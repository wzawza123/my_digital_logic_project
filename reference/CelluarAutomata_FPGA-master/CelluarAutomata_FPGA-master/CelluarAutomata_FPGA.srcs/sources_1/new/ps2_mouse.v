==> flow/design.v <==
`timescale 1ns / 1ps
module ps2_mouse(
    input wire CLK,
    input wire i_rst,
    inout wire io_ps2d,
    inout wire io_ps2c,
    output wire [2:0] o_btnm,
    output wire [8:0] o_x_move,
    output wire [8:0] o_y_move,
    output reg o_m_done_tick
    );
    localparam STRM = 8'hf4;     
    localparam [2:0] init_1 = 3'b000;
    localparam [2:0] init_2 = 3'b001;
    localparam [2:0] init_3 = 3'b010;
    localparam [2:0] pack_1 = 3'b011;
    localparam [2:0] pack_2 = 3'b100;
    localparam [2:0] pack_3 = 3'b101;
    localparam [2:0] pack_4 = 3'b110;
    localparam [2:0] done   = 3'b111;
    reg [2:0] state_reg;     
    reg [2:0] state_next;
    wire [7:0] rx_data;      
    reg [2:0] btn_reg;       
    reg [2:0] btn_next;
    reg [8:0] x_reg;         
    reg [8:0] x_next;
    reg [8:0] y_reg;         
    reg [8:0] y_next;
    reg w_ena;               
    wire tx_idle;            
    wire rx_done_tick;       
    wire tx_done_tick;       
    ps2_rx ps2_rx_unit (
        .CLK(CLK),
        .i_rst(i_rst),
        .i_ena(tx_idle),
        .i_ps2d(io_ps2d),
        .i_ps2c(io_ps2c),
        .o_rx_done_tick(rx_done_tick),
        .o_data(rx_data)
    );
    ps2_tx ps2_tx_unit (
        .CLK(CLK),
        .i_rst(i_rst),
        .i_ena(w_ena),
        .i_data(STRM),
        .io_ps2d(io_ps2d),
        .io_ps2c(io_ps2c),
        .o_tx_idle(tx_idle),
        .o_tx_done_tick(tx_done_tick)
    );
    always @ (posedge CLK or posedge i_rst)
    begin
        if(i_rst)
        begin
            state_reg <= init_1;
            btn_reg <= 0;
            x_reg <= 0;
            y_reg <= 0;
        end
        else
        begin
            state_reg <= state_next;
            btn_reg <= btn_next;
            x_reg <= x_next;
            y_reg <= y_next;
        end
    end
    always @ *
    begin
        state_next = state_reg;
        w_ena = 1'b0;
        o_m_done_tick = 1'b0;
        btn_next = btn_reg;
        x_next = x_reg;
        y_next = y_reg;
        case(state_reg)
            init_1:      
            begin
                w_ena <= 1'b1;
                state_next = init_2;
            end
            init_2:
            begin        
                if(tx_done_tick)
                    state_next = init_3;
            end
            init_3:      
            begin
                if(rx_done_tick)
                    state_next = pack_1;
            end
            pack_1:      
            begin
                if(rx_done_tick)
                begin
                    state_next = pack_2;
                    btn_next = rx_data[2:0];     
                    x_next[8] = rx_data[4];      
                    y_next[8] = rx_data[5];      
                end
            end
            pack_2:      
            begin
                if(rx_done_tick)
                begin
                    state_next = pack_3;
                    x_next[7:0] = rx_data; 
                end
            end
            pack_3:      
            begin
                if(rx_done_tick)
                begin
                    state_next = done;
                    y_next[7:0] = rx_data;
                end
            end
            done:        
            begin
                o_m_done_tick = 1'b1;
                state_next = pack_1;
            end
        endcase
    end
    assign o_btnm = btn_reg;
    assign o_x_move = x_reg;
    assign o_y_move = y_reg;
endmodule
`timescale 1ns / 1ps
module ps2_rx(
    input wire CLK,
    input wire i_rst,
    input wire i_ps2d,
    input wire i_ps2c,
    input wire i_ena,
    output reg o_rx_done_tick,
    output wire [7:0] o_data
    );
    localparam [1:0] idle = 2'b00;
    localparam [1:0] dps  = 2'b01;
    localparam [1:0] load = 2'b10;
    reg [1:0] state_reg;     
    reg [1:0] state_next;
    reg [7:0] filter_reg;    
    wire [7:0] filter_next;
    reg f_ps2c_reg;          
    wire f_ps2c_next;
    reg [3:0] cnt_reg;       
    reg [3:0] cnt_next;
    reg [10:0] data_reg;     
    reg [10:0] data_next;
    wire is_fall;            
    always @ (posedge CLK or posedge i_rst)
    begin
        if(i_rst)
        begin
            filter_reg <= 0;
            f_ps2c_reg <= 0;
        end
        else
        begin
            filter_reg <= filter_next;
            f_ps2c_reg <= f_ps2c_next;
        end
    end
    assign filter_next = {i_ps2c, filter_reg[7:1]};
    assign f_ps2c_next = (filter_reg == 8'b1111_1111) ? 1'b1 :
                         (filter_reg == 7'b0000_0000) ? 1'b0 :
                         f_ps2c_reg;
    assign is_fall = f_ps2c_reg & ~f_ps2c_next;
    always @ (posedge CLK, posedge i_rst)
    begin
        if(i_rst)
        begin
            state_reg <= idle;
            cnt_reg <= 0;
            data_reg <= 0;
        end
        else
        begin
            state_reg <= state_next;
            cnt_reg <= cnt_next;
            data_reg <= data_next;
        end
    end
    always @ *
    begin
        state_next = state_reg;
        o_rx_done_tick = 1'b0;
        cnt_next = cnt_reg;
        data_next = data_reg;
        case(state_reg)
            idle:    
            begin
                if(is_fall && i_ena)
                begin
                    data_next = {i_ps2d, data_reg[10:1]};
                    cnt_next = 4'b1001;
                    state_next = dps;
                end
            end
            dps:     
            begin
                if(is_fall)
                begin
                    data_next = {i_ps2d, data_reg[10:1]};    
                    if(cnt_reg == 0) state_next = load;
                    else cnt_next = cnt_next - 1;
                end
            end
            load:    
            begin
                state_next = idle;
                o_rx_done_tick = 1'b1;
            end
        endcase
    end
    assign o_data = data_reg[8:1];
endmodule
`timescale 1ns / 1ps
module ps2_tx(
    input wire CLK,
    input wire i_rst,
    input wire i_ena,
    input [7:0] i_data,
    inout wire io_ps2d,
    inout wire io_ps2c,
    output reg o_tx_idle,
    output reg o_tx_done_tick
    );
    localparam [2:0] idle  = 3'b000;
    localparam [2:0] rts   = 3'b001;
    localparam [2:0] start = 3'b010;
    localparam [2:0] write = 3'b011;
    localparam [2:0] stop  = 3'b100;
    reg [2:0] state_reg;     
    reg [7:0] state_next;
    reg [7:0] filter_reg;    
    wire [7:0] filter_next;
    reg f_ps2c_reg;          
    wire f_ps2c_next;
    reg [12:0] hold_reg;     
    reg [12:0] hold_next;
    reg [3:0] cnt_reg;       
    reg [3:0] cnt_next;
    reg [8:0] data_reg;      
    reg [8:0] data_next;
    wire par;                
    wire is_fall;            
    reg ps2c_reg;            
    reg ps2d_reg;            
    reg tri_c;               
    reg tri_d;
    always @ (posedge CLK or posedge i_rst)
    begin
        if(i_rst)
        begin
            filter_reg <= 0;
            f_ps2c_reg <= 0;
        end
        else
        begin
            filter_reg <= filter_next;
            f_ps2c_reg <= f_ps2c_next;
        end
    end
    assign filter_next = {io_ps2c, filter_reg[7:1]};
    assign f_ps2c_next = (filter_reg == 8'b1111_1111) ? 1'b1 :
                         (filter_reg == 8'b0000_0000) ? 1'b0 :
                         f_ps2c_reg;
    assign is_fall = f_ps2c_reg & ~f_ps2c_next;
    always @ (posedge CLK, posedge i_rst)
    begin
        if(i_rst)
        begin
            state_reg <= idle;
            hold_reg <= 0;
            cnt_reg <= 0;
            data_reg <= 0;
        end
        else
        begin
            state_reg <= state_next;
            hold_reg <= hold_next;
            cnt_reg <= cnt_next;
            data_reg <= data_next;
        end
    end
    assign par = ~(^i_data);
    always @ *
    begin
        state_next = state_reg;
        hold_next = hold_reg;
        cnt_next = cnt_reg;
        data_next = data_reg;
        o_tx_done_tick = 1'b0;
        ps2c_reg = 1'b1;
        ps2d_reg = 1'b1;
        tri_c = 1'b0;
        tri_d = 1'b0;
        o_tx_idle = 1'b0;
        case(state_reg)
            idle:    
            begin
                o_tx_idle = 1'b1;
                if(i_ena)
                begin
                    data_next = {par, i_data};
                    hold_next = 13'h1fff;    
                    state_next = rts;
                end
            end
            rts:     
            begin
                ps2c_reg = 1'b0;
                tri_c = 1'b1;
                hold_next = hold_next - 1;
                if(hold_reg == 0) state_next = start;
            end
            start:   
            begin
                ps2d_reg = 1'b0;
                tri_d = 1'b1;
                if(is_fall)
                begin
                    cnt_next = 4'h8;
                    state_next = write;
                end
            end
            write:   
            begin
                ps2d_reg = data_reg[0];
                tri_d = 1'b1;
                if(is_fall)
                begin
                    data_next = {1'b0, data_reg[8:1]};
                    if(cnt_reg == 0) state_next = stop;
                    else cnt_next = cnt_reg - 1;
                end
            end
            stop:    
            begin
                if(is_fall)
                begin
                    state_next = idle;
                    o_tx_done_tick = 1'b1;
                end
            end
        endcase
    end
    assign io_ps2c = (tri_c) ? ps2c_reg : 1'bz;
    assign io_ps2d = (tri_d) ? ps2d_reg : 1'bz;
endmodule
From RTL to reports: ps2_mouse

The steps from the RTL of ps2_mouse to its reports follow in flow order.
Lines are those of the file above, counted from 1.
Cell names lack the library's common part.
The mark n/a stands for no value.

Design top: ps2_mouse
Clock input: CLK
Cell library: sky130hd
Timing corner: tt_025C_1v80

Elaborated design

Yosys after proc, flatten, opt, wreduce and memory -nomap, before mapping. Memory bits, and registers merged into a memory's read port (data or address), are not among the register bits. Print and check cells are not counted.

Register bits: 88
Input port bits: 2
Word-level cells: 131

$add $sub $neg: 3
Equal/unequal tests: 30
Mux-type cells: 49
Bitwise logic cells: 4
Reductions and logical operators: 28

Operator list:

| kind                                                                     | number |
| 3-bit 2-to-1 mux                                                         | 11 |
| 2-bit by 1-bit inequality test with 1-bit output (second input constant) | 13 |
| 13-bit case mux with 2-bit select                                        | 1 |
| 4-bit 2-to-1 mux                                                         | 6 |
| 11-bit case mux with 2-bit select                                        | 1 |
| 11-bit 2-to-1 mux                                                        | 2 |
| 3-bit case mux with 7-bit select                                         | 1 |
| 9-bit case mux with 2-bit select                                         | 1 |
| 9-bit 2-to-1 mux                                                         | 2 |
| 8-bit == test (second input constant)                                    | 2 |
| 8-bit logical NOT                                                        | 2 |
| 4-bit case mux with 2-bit select                                         | 2 |
| 3-bit case mux with 5-bit select                                         | 1 |
| 1-bit 2-to-1 mux                                                         | 15 |
| 13-bit by 1-bit subtractor with 13-bit output (second input constant)    | 1 |
| 13-bit logical NOT                                                       | 1 |
| 13-bit 2-to-1 mux                                                        | 1 |
| 3-bit by 2-bit == test with 1-bit output (second input constant)         | 4 |
| 3-bit == test (second input constant)                                    | 4 |
| 4-bit AND reduction                                                      | 3 |
| 2-bit AND reduction                                                      | 4 |
| 2-bit nonzero test                                                       | 4 |
| 4-bit by 1-bit subtractor with 4-bit output (second input constant)      | 2 |
| 4-bit logical NOT                                                        | 2 |
| 7-bit AND reduction                                                      | 1 |
| 7-bit nonzero test                                                       | 1 |
| 2-bit inequality test (second input constant)                            | 3 |
| 3-bit by 1-bit == test with 1-bit output (second input constant)         | 2 |

Not listed: further kinds 15, cells in them 21.

Logic depth

Depth = most cells in a row (Yosys ltp): at word level without a register or memory, in the mapped netlist without a sequential cell, where the memories' decode and read muxes count.

Depth after elaboration: 9
ABC_AREA: 0
Mapped depth: 6
Gate-level depth less buffers: 6

After synthesis

The flow's flattened synthesis, as Yosys stat reports it; memories are mapped. The netlist is that of the ABC_AREA named above (0 if unset); the other value can give another one.

Cells by type:

| type     | number | total area (um^2) |
| dfrtp_1  | 81     | 2.03E+03 |
| mux2_2   | 31     | 349.085 |
| nand2_1  | 27     | 101.347 |
| o21ai_0  | 19     | 95.091 |
| inv_1    | 17     | 63.811 |
| ha_1     | 5      | 62.56 |
| nand3_1  | 11     | 55.053 |
| a21o_1   | 7      | 52.55 |
| dfstp_2  | 2      | 52.55 |
| mux2i_1  | 5      | 50.048 |
| nor4_4   | 2      | 42.541 |
| nor2_1   | 11     | 41.29 |
| nor3_1   | 8      | 40.038 |
| nand4b_1 | 4      | 35.034 |
| xor2_1   | 4      | 35.034 |
| nor2b_1  | 5      | 31.28 |
| o31ai_1  | 4      | 30.029 |
| or4_1    | 4      | 30.029 |

Other cell types: 35; their cells: 58.

Standard cells after synthesis: 305
Mapped area: 0.0036197 mm^2
Sequential part of the area: 0.0020795 mm^2
Flip-flop cells: 83
Buffer cells: 10

By module: a second synthesis without flattening, with its own total; a netlist apart from the flattened one above.

Cells (unflattened synthesis): 335
Area total of the unflattened synthesis: 0.0042003 mm^2

Each row is one instance without its submodules.

By module:

| module    | times used | cells | area (mm^2) |
| ps2_tx    | 1          | 184   | 0.0019256 |
| ps2_rx    | 1          | 83    | 0.0011423 |
| ps2_mouse | 1          | 68    | 0.0011323 |

Path before layout

Path of least setup slack by OpenSTA after synthesis, without wires, with an ideal clock, recovery checks aside; 20% of the period is set as input and as output delay. Where synthesis merged equal registers, the netlist keeps one of their names.

Path kind: register to register
Start point: register (no name shown)
End point: register ps2_rx_unit.cnt_reg[3]
Period: 3.49 ns
Setup time: 0.087 ns
Launch time at the first pin: 0.000 ns
Arrival time: 1.668 ns
Data required time: 3.403 ns
Path slack: 1.735 ns
Delay of the path: 1.755 ns
Stages: 5
Synthesis period reached: 1.755 ns

"delay of the path" = arrival - input delay + setup time.
"stages" counts driving pins, that of a launching flip-flop among them; a cell with two outputs on the path counts twice.
"synthesis period reached" = period - worst setup slack (recovery checks aside). The figure is calculated, with input and output delays left at 20% of the set period.

Cells stage by stage: dfrtp_1 nor4_4 o2111ai_4 or4b_1 o211ai_1

RTL lines, path after synthesis:

| what          | RTL line | RTL |
| end, assigned | 178      | `cnt_reg <= 0;` |
| end, assigned | 184      | `cnt_reg <= cnt_next;` |
| end, declared | 150      | `reg [3:0] cnt_reg;` |

No chain of elaborated cells between the ends is given.

Path in the finished layout

Path of least setup slack in the final report of run 1 (OpenROAD, finished layout, wires in). Where an end is a register, its clock arrival counts in the times.

Path kind: register to register
Start point: register ps2_tx_unit.state_reg[0]
End point: register ps2_rx_unit.cnt_reg[3]
Period: 1.78 ns
Setup time: 0.08 ns
Launch time at the first pin: 0.35 ns
Arrival time: 1.97 ns
Data required time: 2.05 ns
Path slack: 0.08 ns
Stages: 6

Between the ends stands the longest chain of elaborated cells between them, by number of cells; it is not shown to be the way that was timed. Of several equally long chains one is given.
Each line given opens the expression or statement behind the cell; cells for indexed reads and writes are added by Yosys, which also makes memories of some case tables.

Cells stage by stage: dfrtp_1 buf_6 nor4b_4 o2111ai_4 or4b_1 o211ai_1
Length of the longest elaborated chain: 5

RTL lines, path after layout:

| what                             | RTL line | RTL |
| start, declared                  | 238      | `reg [2:0] state_reg;` |
| start, assigned                  | 278      | `state_reg <= idle;` |
| start, assigned                  | 285      | `state_reg <= state_next;` |
| 3-bit logical NOT                | 304      | `case(state_reg)` |
| 1-bit 2-to-1 mux                 | 304      |  |
| 1-bit logical AND                | 197      | `if(is_fall && i_ena)` |
| 4-bit 2-to-1 mux                 | 197      |  |
| 4-bit case mux with 2-bit select | 194      | `case(state_reg)` |
| end, assigned                    | 178      | `cnt_reg <= 0;` |
| end, assigned                    | 184      | `cnt_reg <= cnt_next;` |
| end, declared                    | 150      | `reg [3:0] cnt_reg;` |

Memo
Re: implementation data of ps2_mouse

Design ps2_mouse on sky130hd. What follows are 2 stored runs of the flow, each under its own settings; their order means nothing. The constraints put input and output delay at 20% of the set period each and load the outputs with 0.01 pF.
"period achieved" is the run's clock period less its worst setup slack. It is reckoned from that one timing run; input and output delays stay at 20% of the period that was set.
By "time used up by the worst setup path" is meant the share of the clock period that the worst setup path is allowed (20% is reserved at inputs, 20% at outputs), minus its slack. Clock arrival times at its registers enter into it.
"total power after layout" is the tool's figure for a default switching activity; nothing was simulated.
Among the settings, -- means not set for that run.

| item                                          | run 1                | run 2              |
| period_ns                                     | 1.78                 | 2.29               |
| SETUP_SLACK_MARGIN                            | 0.32                 | -0.19              |
| CAP_MARGIN                                    | 20                   | 20                 |
| CORE_MARGIN                                   | 2                    | 2                  |
| CORE_UTILIZATION                              | 40                   | 63                 |
| SLEW_MARGIN                                   | 20                   | 20                 |
| TNS_END_PERCENT                               | --                   | 15                 |
| ABC_AREA                                      | --                   | 1                  |
| GPL_TIMING_DRIVEN                             | --                   | 1                  |
| GPL_ROUTABILITY_DRIVEN                        | --                   | 0                  |
| CTS_CLUSTER_DIAMETER                          | --                   | 58                 |
| total power after layout (mW)                 | 5.394                | 3.619              |
| worst hold slack in the final report (ns)     | 0.023                | 0.137              |
| standard-cell area of the final layout (mm^2) | 0.0049785            | 0.0042266          |
| die size (mm^2)                               | 0.0098258            | 0.0063824          |
| mapped cell area after synthesis (mm^2)       | 0.0036197            | 0.0036285          |
| time used up by the worst setup path (ns)     | 1.70                 | 1.48               |
| type of the worst setup path                  | register to register | register to output |
| utilization of the finished layout            | 0.568                | 0.763              |
| period achieved (ns)                          | 1.702                | 1.936              |
| worst setup slack after layout (ns)           | 0.078                | 0.354              |
| sum of negative setup slack (ns)              | 0.000                | 0.000              |
